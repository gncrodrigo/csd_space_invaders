==> flow/design.v <==
module peripherals
(
	input wire clk_i,
	input wire rst_i,
	input wire [31:0] addr_i,
	input wire [31:0] data_i,
	output reg [31:0] data_o,
	input wire sel_i,
	input wire wr_i,
	output wire irq_o,
	input wire [15:0] gpioa_in,
	output wire [15:0] gpioa_out,
	output wire [15:0] gpioa_ddr,
	input wire [15:0] gpiob_in,
	output wire [15:0] gpiob_out,
	output wire [15:0] gpiob_ddr
);
	wire [3:0] segment;
	wire [3:0] clas;
	wire [5:0] device;
	wire [3:0] funct;
	wire [3:0] s0cause; wire [3:0] gpiocause; reg [3:0] gpiocause_inv; reg [3:0] gpiomask;
	wire [4:0] timercause; reg [4:0] timercause_inv; reg [4:0] timermask;
	reg [15:0] paddr; reg [15:0] paout; wire [15:0] pain; reg [15:0] pain_inv; reg [15:0] pain_mask;
	reg [15:0] pbddr; reg [15:0] pbout; wire [15:0] pbin; reg [15:0] pbin_inv; reg [15:0] pbin_mask;
	reg [23:0] paaltcfg0;
	wire paalt0; wire paalt1; wire paalt2; wire paalt8; wire paalt9; wire paalt10;
	wire int_gpio; wire int_timer;
	wire int_gpioa; wire int_gpiob; wire int_timer1_ocr; reg int_timer1_ctc; wire val_timer1_ocr1;
	wire tmr1_pulse; reg tmr1_dly; reg tmr1_dly2;
	reg [31:0] timer0;
	reg [15:0] timer1; reg [15:0] timer1_ctc; reg [15:0] timer1_ocr; reg [15:0] timer1_ocr1;
	reg [2:0] timer1_pre;
	wire int_uart; wire uart0_tx; wire uart0_rx; reg uart0_enable_w; reg uart0_enable_r; wire uart0_write_busy; wire uart0_data_avail;
	wire [3:0] uartcause; reg [3:0] uartcause_inv; reg [3:0] uartmask;
	wire [7:0] uart0_data_read; reg [7:0] uart0_data_write;
	reg [15:0] uart0_divisor;
	assign segment = addr_i[27:24];
	assign clas = addr_i[19:16];
	assign device = addr_i[15:10];
	assign funct = addr_i[7:4];
	assign irq_o = s0cause != 4'b0000 ? 1'b1 : 1'b0;
	assign s0cause = {int_uart,int_timer,int_gpio,1'b0};
	assign int_gpio = ((gpiocause ^ gpiocause_inv) & gpiomask) != 4'b0000 ? 1'b1 : 1'b0;
	assign gpiocause = {2'b00,int_gpiob,int_gpioa};
	assign int_gpioa = ((pain ^ pain_inv) & pain_mask) != 4'b0000 ? 1'b1 : 1'b0;
	assign int_gpiob = ((pbin ^ pbin_inv) & pbin_mask) != 4'b0000 ? 1'b1 : 1'b0;
	assign int_timer = ((timercause ^ timercause_inv) & timermask) != 4'b0000 ? 1'b1 : 1'b0;
	assign timercause = {timer1[15],int_timer1_ocr,int_timer1_ctc,timer0[18],timer0[16]};
	assign pain = gpioa_in[15:0];
	assign gpioa_out = {paout[15:11],paalt10,paalt9,paalt8,paout[7:3],paalt2,paalt1,paalt0};
	assign gpioa_ddr = paddr;
	assign pbin = gpiob_in[15:0];
	assign gpiob_out = pbout;
	assign gpiob_ddr = pbddr;
	assign int_uart = ((uartcause ^ uartcause_inv) & uartmask) != 4'b0000 ? 1'b1 : 1'b0;
	assign uartcause = {2'b00,uart0_write_busy,uart0_data_avail};
	assign paalt0 = paaltcfg0[1:0] == 2'b01 ? int_timer1_ocr : paout[0];
	assign paalt1 = paaltcfg0[3:2] == 2'b01 ? val_timer1_ocr1 : paout[1];
	assign paalt2 = paaltcfg0[5:4] == 2'b01 ? uart0_tx : paout[2];
	assign paalt8 = paaltcfg0[17:16] == 2'b01 ? int_timer1_ocr : paout[8];
	assign paalt9 = paaltcfg0[19:18] == 2'b01 ? val_timer1_ocr1 : paout[9];
	assign paalt10 = paaltcfg0[21:20] == 2'b01 ? uart0_tx : paout[10];
	assign uart0_rx = paaltcfg0[7:6] == 2'b01 ? gpioa_in[3] : paaltcfg0[23:22] == 2'b01 ? gpioa_in[11] : 1'b1;
	always @(posedge clk_i, posedge rst_i) begin
		if (rst_i == 1'b1) begin
			data_o <= {32{1'b0}};
			uart0_enable_r <= 1'b0;
		end else begin
			if (sel_i == 1'b1) begin
				case(segment)
				4'b0001 : begin
					case(clas)
					4'b0000 : begin
						case(device)
						6'b000001 : begin
							data_o <= {28'h0000000,s0cause};
						end
						6'b010000 : begin
							data_o <= {8'h00,paaltcfg0};
						end
						default : begin
							data_o <= {32{1'b0}};
						end
						endcase
					end
					4'b0001 : begin
						case(device)
						6'b000001 : begin
							data_o <= {28'h0000000,gpiocause};
						end
						6'b000010 : begin
							data_o <= {28'h0000000,gpiocause_inv};
						end
						6'b000011 : begin
							data_o <= {28'h0000000,gpiomask};
						end
						6'b010000 : begin
							case(funct)
							4'b0000 : begin
								data_o <= {16'h0000,paddr};
							end
							4'b0001 : begin
								data_o <= {16'h0000,paout};
							end
							4'b0010 : begin
								data_o <= {16'h0000,pain};
							end
							4'b0011 : begin
								data_o <= {16'h0000,pain_inv};
							end
							4'b0100 : begin
								data_o <= {16'h0000,pain_mask};
							end
							default : begin
								data_o <= {32{1'b0}};
							end
							endcase
						end
						6'b010001 : begin
							case(funct)
							4'b0000 : begin
								data_o <= {16'h0000,pbddr};
							end
							4'b0001 : begin
								data_o <= {16'h0000,pbout};
							end
							4'b0010 : begin
								data_o <= {16'h0000,pbin};
							end
							4'b0011 : begin
								data_o <= {16'h0000,pbin_inv};
							end
							4'b0100 : begin
								data_o <= {16'h0000,pbin_mask};
							end
							default : begin
								data_o <= {32{1'b0}};
							end
							endcase
						end
						default : begin
							data_o <= {32{1'b0}};
						end
						endcase
					end
					4'b0010 : begin
						case(device)
						6'b000001 : begin
							data_o <= {24'h000000,3'b000,timercause};
						end
						6'b000010 : begin
							data_o <= {24'h000000,3'b000,timercause_inv};
						end
						6'b000011 : begin
							data_o <= {24'h000000,3'b000,timermask};
						end
						6'b010000 : begin
							data_o <= timer0;
						end
						6'b010001 : begin
							case(funct)
							4'b0000 : begin
								data_o <= {16'h0000,timer1};
							end
							4'b0001 : begin
								data_o <= {28'h0000000,1'b0,timer1_pre};
							end
							4'b0010 : begin
								data_o <= {16'h0000,timer1_ctc};	
							end
							4'b0011 : begin
								data_o <= {16'h0000,timer1_ocr};
							end
							4'b0100 : begin
								data_o <= {16'h0000,timer1_ocr1};
							end
							default : begin
								data_o <= {32{1'b0}};
							end
							endcase
						end
						default : begin
							data_o <= {32{1'b0}};
						end
						endcase
					end
					4'b0011 : begin
						case(device)
						6'b000001 : begin
							data_o <= {28'h0000000,uartcause};
						end
						6'b000010 : begin
							data_o <= {28'h0000000,uartcause_inv};
						end
						6'b000011 : begin
							data_o <= {28'h0000000,uartmask};
						end
						6'b010000 : begin
							case(funct)
							4'b0000 : begin
								data_o <= {24'h000000,uart0_data_read};
								uart0_enable_r <= 1'b1;
							end
							4'b0001 : begin
								data_o <= {16'h0000,uart0_divisor};
							end
							default : begin
							end
							endcase
						end
						default : begin
						end
						endcase
					end
					default : begin
						data_o <= {32{1'b0}};
					end
					endcase
				end
				default : begin
					data_o <= {32{1'b0}};
				end
				endcase
			end
			else begin
				uart0_enable_r <= 1'b0;
			end
		end
	end
	always @(posedge clk_i, posedge rst_i) begin
		if (rst_i == 1'b1) begin
			paaltcfg0 <= {24{1'b0}};
			gpiocause_inv <= {4{1'b0}};
			gpiomask <= {4{1'b0}};
			paout <= {16{1'b0}};
			pain_inv <= {16{1'b0}};
			pain_mask <= {16{1'b0}};
			paddr <= {16{1'b0}};
			pbout <= {16{1'b0}};
			pbin_inv <= {16{1'b0}};
			pbin_mask <= {16{1'b0}};
			pbddr <= {16{1'b0}};
			timercause_inv <= {5{1'b0}};
			timermask <= {5{1'b0}};
			timer0 <= {32{1'b0}};
			timer1 <= {16{1'b0}};
			timer1_pre <= {3{1'b0}};
			timer1_ctc <= {16{1'b1}};
			timer1_ocr <= {16{1'b0}};
			timer1_ocr1 <= {16{1'b0}};
			int_timer1_ctc <= 1'b0;
			uartcause_inv <= {4{1'b0}};
			uartmask <= {4{1'b0}};
			uart0_enable_w <= 1'b0;
			uart0_data_write <= {8{1'b0}};
			uart0_divisor <= {16{1'b0}};
		end else begin
			if (sel_i == 1'b1 && wr_i == 1'b1) begin
				case(segment)
				4'b0001 : begin
					case(clas)
					4'b0000 : begin
						case(device)
						6'b010000 : begin
							paaltcfg0 <= data_i[23:0];
						end
						default : begin
						end
						endcase
					end
					4'b0001 : begin
						case(device)
						6'b000010 : begin
							gpiocause_inv <= data_i[3:0];
						end
						6'b000011 : begin
							gpiomask <= data_i[3:0];
						end
						6'b010000 : begin
							case(funct)
							4'b0000 : begin
								paddr <= data_i[15:0];
							end
							4'b0001 : begin
								paout <= data_i[15:0];
							end
							4'b0011 : begin
								pain_inv <= data_i[15:0];
							end
							4'b0100 : begin
								pain_mask <= data_i[15:0];
							end
							default : begin
							end
							endcase
						end
						6'b010001 : begin
							case(funct)
							4'b0000 : begin
								pbddr <= data_i[15:0];
							end
							4'b0001 : begin
								pbout <= data_i[15:0];
							end
							4'b0011 : begin
								pbin_inv <= data_i[15:0];
							end
							4'b0100 : begin
								pbin_mask <= data_i[15:0];
							end
							default : begin
							end
							endcase
						end
						default : begin
						end
						endcase
					end
					4'b0010 : begin
						case(device)
						6'b000010 : begin
							timercause_inv <= data_i[4:0];
						end
						6'b000011 : begin
							timermask <= data_i[4:0];
						end
						6'b010001 : begin
							case(funct)
							4'b0000 : begin
								timer1 <= data_i[15:0];
							end
							4'b0001 : begin
								timer1_pre <= data_i[2:0];
							end
							4'b0010 : begin
								timer1_ctc <= data_i[15:0];
							end
							4'b0011 : begin
								timer1_ocr <= data_i[15:0];
							end
							4'b0100 : begin
								timer1_ocr1 <= data_i[15:0];
							end
							default : begin
							end
							endcase
						end
						default : begin
						end
						endcase
					end
					4'b0011 : begin
						case(device)
						6'b000010 : begin
							uartcause_inv <= data_i[3:0];
						end
						6'b000011 : begin
							uartmask <= data_i[3:0];
						end
						6'b010000 : begin
							case(funct)
							4'b0000 : begin
								uart0_data_write <= data_i[7:0];
								uart0_enable_w <= 1'b1;
							end
							4'b0001 : begin
								uart0_divisor <= data_i[15:0];
							end
							default : begin
							end
							endcase
						end
						default : begin
						end
						endcase
					end
					default : begin
					end
					endcase
				end
				default : begin
				end
				endcase
			end
			else begin
				uart0_enable_w <= 1'b0;
			end
			timer0 <= timer0 + 1;
			if (tmr1_pulse == 1'b1) begin
				if ((timer1 != timer1_ctc)) begin
					timer1 <= timer1 + 1;
				end
				else begin
					int_timer1_ctc <=  ~int_timer1_ctc;
					timer1 <= {16{1'b0}};
				end
			end
		end
	end
	always @(posedge clk_i, posedge rst_i) begin
		if (rst_i == 1'b1) begin
			tmr1_dly <= 1'b0;
			tmr1_dly2 <= 1'b0;
		end else begin
			case(timer1_pre)
				3'b001 : begin
				tmr1_dly <= timer0[2];
			end
			3'b010 : begin
				tmr1_dly <= timer0[4];
			end
			3'b011 : begin
				tmr1_dly <= timer0[6];
			end
			3'b100 : begin
				tmr1_dly <= timer0[8];
			end
			3'b101 : begin
				tmr1_dly <= timer0[10];
			end
			3'b110 : begin
				tmr1_dly <= timer0[12];
			end
			3'b111 : begin
				tmr1_dly <= timer0[14];
			end
			default : begin
				tmr1_dly <= timer0[0];
			end
			endcase
		tmr1_dly2 <= tmr1_dly;
		end
	end
	assign tmr1_pulse = tmr1_dly != tmr1_dly2 ? 1'b1 : 1'b0;
	assign int_timer1_ocr = timer1 < timer1_ocr ? 1'b1 : 1'b0;
	assign val_timer1_ocr1 = timer1 < timer1_ocr1 ? 1'b1 : 1'b0;
	uart uart0
	(
		.clk(clk_i),
		.reset(rst_i),
		.divisor(uart0_divisor[11:0]),
		.enable_read(uart0_enable_r),
		.enable_write(uart0_enable_w),
		.data_in(uart0_data_write),
		.data_out(uart0_data_read),
		.uart_read(uart0_rx),
		.uart_write(uart0_tx),
		.busy_write(uart0_write_busy),
		.data_avail(uart0_data_avail)
	);
endmodule
module uart
(
	input wire clk,
	input wire reset,
	input wire [11:0] divisor,
	input wire enable_read,
	input wire enable_write,
	input wire [7:0] data_in,
	output wire [7:0] data_out,
	input wire uart_read,
	output wire uart_write,
	output wire busy_write,
	output wire data_avail
);
	reg [11:0] delay_write_reg;
	reg [3:0] bits_write_reg;
	reg [8:0] data_write_reg;
	reg [11:0] delay_read_reg;
	reg [3:0] bits_read_reg;
	reg [7:0] data_read_reg;
	reg [8:0] data_save_reg;
	wire busy_write_sig;
	reg [7:0] read_value_reg;
	wire uart_read2;
	always @(posedge clk or posedge reset) begin
		if (reset == 1'b1) begin
			data_write_reg <= {8'h00,1'b1};
			bits_write_reg <= 4'b0000;
			delay_write_reg <= {12{1'b0}};
			read_value_reg <= {8{1'b1}};
			data_read_reg <= {8{1'b0}};
			bits_read_reg <= 4'b0000;
			delay_read_reg <= {12{1'b0}};
			data_save_reg <= {9{1'b0}};
		end else begin
			if (bits_write_reg == 4'b0000) begin					 
				if (enable_write == 1'b1) begin
					delay_write_reg <= {12{1'b0}};				 
					bits_write_reg <= 4'b1010;				 
					data_write_reg <= {data_in,1'b0};			 
				end
			end
			else begin
				if (delay_write_reg != divisor) begin
					delay_write_reg <= delay_write_reg + 1;			 
				end
				else begin
					delay_write_reg <= {12{1'b0}};				 
					bits_write_reg <= bits_write_reg - 1;			 
					data_write_reg <= {1'b1,data_write_reg[8:1]};
				end
			end
			if (uart_read == 1'b1) begin
				if (read_value_reg != 8'hff) begin
					read_value_reg <= read_value_reg + 1;
				end
			end
			else begin
				if (read_value_reg != 8'h00) begin
					read_value_reg <= read_value_reg - 1;
				end
			end
			if (delay_read_reg == 16'h0000) begin					 
				if (bits_read_reg == 4'b0000) begin				 
					if (uart_read2 == 1'b0) begin				 
						delay_read_reg <= {1'b0,divisor[11:1]};		 
						bits_read_reg <= 4'b1001;			 
					end
				end
				else begin
					delay_read_reg <= divisor;				 
					bits_read_reg <= bits_read_reg - 1;			 
					data_read_reg <= {uart_read2,data_read_reg[7:1]};
				end
			end
			else begin
				delay_read_reg <= delay_read_reg - 1;				 
			end
			if (bits_read_reg == 4'b0000 && delay_read_reg == divisor) begin
				data_save_reg <= {1'b1,data_read_reg};
			end
			else if (enable_read == 1'b1) begin
				data_save_reg[8] <= 1'b0;					 
			end
		end
	end
	assign uart_read2 = read_value_reg[7];
	assign busy_write_sig = bits_write_reg != 4'b0000 ? 1'b1 : 1'b0;
	assign uart_write = data_write_reg[0];
	assign busy_write = busy_write_sig;
	assign data_avail = data_save_reg[8];
	assign data_out = data_save_reg[7:0];
endmodule
# ---- From RTL to reports: peripherals
# Tool output for the design above, in the order of the flow.
# Lines are those of the file above, counted from 1.
# A cell with - has no value.
dict set report design {
  top {peripherals}
  clock_port {clk_i}
  lib {sky130hd}
  lib_corner {tt_025C_1v80}
}

# ---- After elaboration
# Source: Yosys, flattened and elaborated, memories not mapped. Widths are those after wreduce. Registers that Yosys merges into a memory's read port (data or address) are not register bits. Print and check cells do not count. Equal cells are merged and count once.
dict set report word_totals {
  reg_bits 404
  latch_bits 0
  ram_bits 0
  rom_bits 0
  clocked_rd_ports_x_width 0
  memories 0
  output_inout_bits 97
  wordCells 222
}
dict set report op_classes {
  add_sub_neg 8
  n_mul 0
  div_mod_pow 0
  compare 2
  eq_ne 48
  n_shift 0
  n_mux 61
  n_logic 13
  n_reduce_logical 52
}
# operator n
set op_table {}
lappend op_table {{case mux 32 bit (select 5 bit)} 2}
lappend op_table {{case mux 32 bit (select 4 bit)} 2}
lappend op_table {{case mux 16 bit (select 5 bit)} 3}
lappend op_table {{2-to-1 mux 16 bit} 7}
lappend op_table {{AND reduction 5 bit} 15}
lappend op_table {{2-to-1 mux 12 bit} 6}
lappend op_table {{case mux 32 bit (select 2 bit)} 1}
lappend op_table {{case mux 24 bit (select 2 bit)} 1}
lappend op_table {{AND reduction 4 bit} 9}
lappend op_table {{less-than comparator 16 bit} 2}
lappend op_table {{AND 16 bit} 2}
lappend op_table {{bitwise XOR 16 bit} 2}
lappend op_table {{nonzero test 16 bit} 2}
lappend op_table {{adder 32 x 1 -> 32 bit (second input constant)} 1}
lappend op_table {{2-to-1 mux 32 bit} 1}
lappend op_table {{2-to-1 mux 9 bit} 3}
lappend op_table {{2-to-1 mux 1 bit} 26}
lappend op_table {{2-to-1 mux 8 bit} 3}
lappend op_table {{inequality test 2 x 1 -> 1 bit (second input constant)} 10}
lappend op_table {{2-to-1 mux 4 bit} 5}
lappend op_table {{adder 16 x 1 -> 16 bit (second input constant)} 1}
lappend op_table {{inequality test 16 bit} 1}
lappend op_table {{equality test 2 x 1 -> 1 bit (second input constant)} 8}
lappend op_table {{equality test 4 x 2 -> 1 bit (second input constant)} 4}
lappend op_table {{logical NOT 4 bit} 4}
lappend op_table {{nonzero test 4 bit} 4}
lappend op_table {{nonzero test 2 bit} 7}
lappend op_table {{adder 12 x 1 -> 12 bit (second input constant)} 1}
# Not listed: further kinds 32, cells in them 51.

# ---- Depth
# Depth = most cells in a row (Yosys ltp): at word level without a register or memory, in the mapped netlist without a sequential cell, where the memories' decode and read muxes count.
dict set report depth {
  ltp_word 11
  ABC_AREA 0
  depth_mapped 13
  ltp_nobuf 13
}

# ---- Netlist
# Source: synth_stat.txt of the flow (Yosys; design flattened, memories mapped). It holds for the ABC_AREA given above (unset counts as 0); a run with the other value may have another netlist.
dict set report mapped {
  mapped_cells 1945
  area_um2 21135.3
  seqArea_um2 10141.0
  ffs 404
  buffers 133
}
# cell n
set by_type {}
lappend by_type {sky130_fd_sc_hd__dfrtp_1 379}
lappend by_type {sky130_fd_sc_hd__mux2_2 237}
lappend by_type {sky130_fd_sc_hd__a22oi_1 98}
lappend by_type {sky130_fd_sc_hd__dfstp_2 25}
lappend by_type {sky130_fd_sc_hd__xor2_1 74}
lappend by_type {sky130_fd_sc_hd__o21ai_0 127}
lappend by_type {sky130_fd_sc_hd__nand2_1 143}
lappend by_type {sky130_fd_sc_hd__ha_1 42}
lappend by_type {sky130_fd_sc_hd__a21oi_1 102}
lappend by_type {sky130_fd_sc_hd__xnor2_1 52}
lappend by_type {sky130_fd_sc_hd__a222oi_1 36}
lappend by_type {sky130_fd_sc_hd__nor2_1 92}
lappend by_type {sky130_fd_sc_hd__buf_4 36}
lappend by_type {sky130_fd_sc_hd__mux2i_1 25}
lappend by_type {sky130_fd_sc_hd__clkbuf_1 58}
lappend by_type {sky130_fd_sc_hd__inv_1 54}
lappend by_type {sky130_fd_sc_hd__nand3_1 39}
lappend by_type {sky130_fd_sc_hd__buf_2 35}
# Not listed: further types 57, cells in them 291.
# By module: a second synthesis without flattening, with its own total; a netlist apart from the flattened one above.
dict set report unflattened {
  cells_unflattened 1894
  hier_area_um2 21018.9
}
# Each row is one instance without its submodules.
# mod n_inst n_cells mod_area_um2 mod_seq_area_um2
set by_module {}
lappend by_module {peripherals 1 1525 17370.4 8478.1}
lappend by_module {uart 1 369 3648.5 1662.8}

# ---- Worst setup path after synthesis
# Path of least setup slack by OpenSTA after synthesis, without wires, with an ideal clock, recovery checks aside; 20% of the period is set as input and as output delay. Where synthesis merged equal registers, the netlist keeps one of their names.
dict set report synth_path {
  path_kind {register -> output}
  start {register timer1[5]}
  end {output port irq_o}
  clock_period_ns 3.58
  launch_ns 0.000
  t_arrival_ns 2.244
  required_time_ns 2.864
  setup_slack_ns 0.620
  path_delay_ns 2.244
  driving_pins 9
  n_path_buf 0
  period_less_setup_slack_ns 2.96
}
# "path_delay_ns" = arrival - input delay + setup time.
# At an output port there is no setup time.
# "driving_pins" counts driving pins, that of a launching flip-flop among them; a cell with two outputs on the path counts twice.
# "period_less_setup_slack_ns" is the clock period less the worst setup slack; recovery checks do not enter. This is arithmetic on one report: input and output delays are still those of the set period (20% each).
# Between the ends stands the longest chain of elaborated cells between them, by number of cells; it is not shown to be the way that was timed. Of several equally long chains one is given.
# A line is the first line of the expression or statement that the cell stems from. Yosys adds cells for indexed reads and writes and turns some case tables into memories.
# At most two assigning lines are given for a register; there are more.
dict set report synth_via {
  cell_sequence {sky130_fd_sc_hd__dfrtp_1 > sky130_fd_sc_hd__ha_1 > sky130_fd_sc_hd__a21o_1 > sky130_fd_sc_hd__a221o_1 > sky130_fd_sc_hd__a31oi_1 > sky130_fd_sc_hd__o21ai_0 > sky130_fd_sc_hd__nor2_1 > sky130_fd_sc_hd__xor2_1 > sky130_fd_sc_hd__a2111o_1}
  elab_chain_len 8
  cells_between 8
  classes_between {1 x compare; 3 x mux; 2 x logic; 2 x reduce/logical}
}
# element line_no
set synth_lines {}
lappend synth_lines {{from (decl)} 32} ;# reg [15:0] timer1; reg [15:0] timer1_ctc; reg [15:0] timer1_ocr; reg [15:0] timer1_ocr1;
lappend synth_lines {{from (assign)} 331} ;# timer1 <= data_i[15:0];
lappend synth_lines {{from (assign)} 392} ;# timer1 <= timer1 + 1;
lappend synth_lines {{less-than comparator 16 bit} 436} ;# assign int_timer1_ocr = timer1 < timer1_ocr ? 1'b1 : 1'b0;
lappend synth_lines {{2-to-1 mux 1 bit} 436}
lappend synth_lines {{bitwise XOR 5 bit} 48} ;# assign int_timer = ((timercause ^ timercause_inv) & timermask) != 4'b0000 ? 1'b1 : 1'b0;
lappend synth_lines {{AND 5 bit} 48}
lappend synth_lines {{nonzero test 5 bit} 48}
lappend synth_lines {{2-to-1 mux 1 bit} 48}
lappend synth_lines {{nonzero test 4 bit} 42} ;# assign irq_o = s0cause != 4'b0000 ? 1'b1 : 1'b0;
lappend synth_lines {{2-to-1 mux 1 bit} 42}
lappend synth_lines {{to (decl)} 10} ;# output wire irq_o,

# ---- Worst path after layout
# Path of least setup slack in the final report of run 1 (OpenROAD, finished layout, wires in). Where an end is a register, its clock arrival counts in the times.
dict set report layout_path {
  path_kind {input -> output}
  start {input port gpiob_in[2]}
  end {output port irq_o}
  clock_period_ns 4.33
  launch_ns 0.87
  t_arrival_ns 3.42
  required_time_ns 3.46
  setup_slack_ns 0.04
  driving_pins 11
  n_path_buf 4
}
# Between the ends stands the longest chain of elaborated cells between them, by number of cells; it is not shown to be the way that was timed. Of several equally long chains one is given.
dict set report layout_via {
  cell_sequence {sky130_fd_sc_hd__clkdlybuf4s50_1 > sky130_fd_sc_hd__xor2_1 > sky130_fd_sc_hd__a22oi_2 > sky130_fd_sc_hd__buf_4 > sky130_fd_sc_hd__nand4_1 > sky130_fd_sc_hd__nor2_4 > sky130_fd_sc_hd__buf_4 > sky130_fd_sc_hd__xnor2_1 > sky130_fd_sc_hd__a221o_1 > sky130_fd_sc_hd__a2111o_1 > sky130_fd_sc_hd__dlygate4sd2_1}
  elab_chain_len 10
  cells_between 10
  classes_between {3 x mux; 4 x logic; 3 x reduce/logical}
}
# element line_no
set layout_lines {}
lappend layout_lines {{from (decl)} 14} ;# input wire [15:0] gpiob_in,
lappend layout_lines {{bitwise XOR 16 bit} 47} ;# assign int_gpiob = ((pbin ^ pbin_inv) & pbin_mask) != 4'b0000 ? 1'b1 : 1'b0;
lappend layout_lines {{AND 16 bit} 47}
lappend layout_lines {{nonzero test 16 bit} 47}
lappend layout_lines {{2-to-1 mux 1 bit} 47}
lappend layout_lines {{bitwise XOR 2 x 4 -> 4 bit} 44} ;# assign int_gpio = ((gpiocause ^ gpiocause_inv) & gpiomask) != 4'b0000 ? 1'b1 : 1'b0;
lappend layout_lines {{AND 4 bit} 44}
lappend layout_lines {{nonzero test 4 bit} 44}
lappend layout_lines {{2-to-1 mux 1 bit} 44}
lappend layout_lines {{nonzero test 4 bit} 42} ;# assign irq_o = s0cause != 4'b0000 ? 1'b1 : 1'b0;
lappend layout_lines {{2-to-1 mux 1 bit} 42}
lappend layout_lines {{to (decl)} 10} ;# output wire irq_o,

; Top module peripherals; platform sky130hd; tools Yosys and OpenROAD; 2 stored runs in no particular order. Input and output delays are each 20% of the period that was set; the output load is 0.01 pF.
; "timing.achieved_period_ns" = clock period - worst setup slack. The figure is calculated, with input and output delays left at 20% of the set period.
; "worst_path_ns" is the time allowed to the run's worst setup path (the clock period less input and output delay, where it has them) less its slack. Clock arrival times count: a late capture clock shortens it, a late launch clock lengthens it.
; By "totalPower_uw" is meant OpenSTA's value without simulated activity: inputs other than the clock are taken to toggle once in ten clock periods, and the tool carries that through the logic.

[run 1: settings]
period_ns = 4.33
CAP_MARGIN = 20
CORE_MARGIN = 2
CORE_UTILIZATION = 40
SLEW_MARGIN = 20
[run 1: results]
totalPower_uw = 9575
ws_hold_ns = 0.431
timing.achieved_period_ns = 4.290
tns_ns = 0.000
post_synth_area_um2 = 21135.3
worstSetupSlack_ns = 0.040
final_die_area_um2 = 54692.8
utilization_frac = 0.487
worst_path_ns = 2.56
path_kind = input -> output

[run 2: settings]
period_ns = 5.02
CORE_UTILIZATION = 17
SETUP_SLACK_MARGIN = 0.28
PLACE_DENSITY = 0.41
CORE_ASPECT_RATIO = 1.14
TNS_END_PERCENT = 90
ABC_AREA = 1
GPL_TIMING_DRIVEN = 0
CTS_CLUSTER_SIZE = 38
CAP_MARGIN = 25
MAX_ROUTING_LAYER = met5
CORE_MARGIN = 2
SLEW_MARGIN = 20
[run 2: results]
totalPower_uw = 8471
ws_hold_ns = 0.423
timing.achieved_period_ns = 4.751
tns_ns = 0.000
post_synth_area_um2 = 21506.9
worstSetupSlack_ns = 0.269
final_die_area_um2 = 129379.0
utilization_frac = 0.217
worst_path_ns = 3.75
path_kind = register -> output
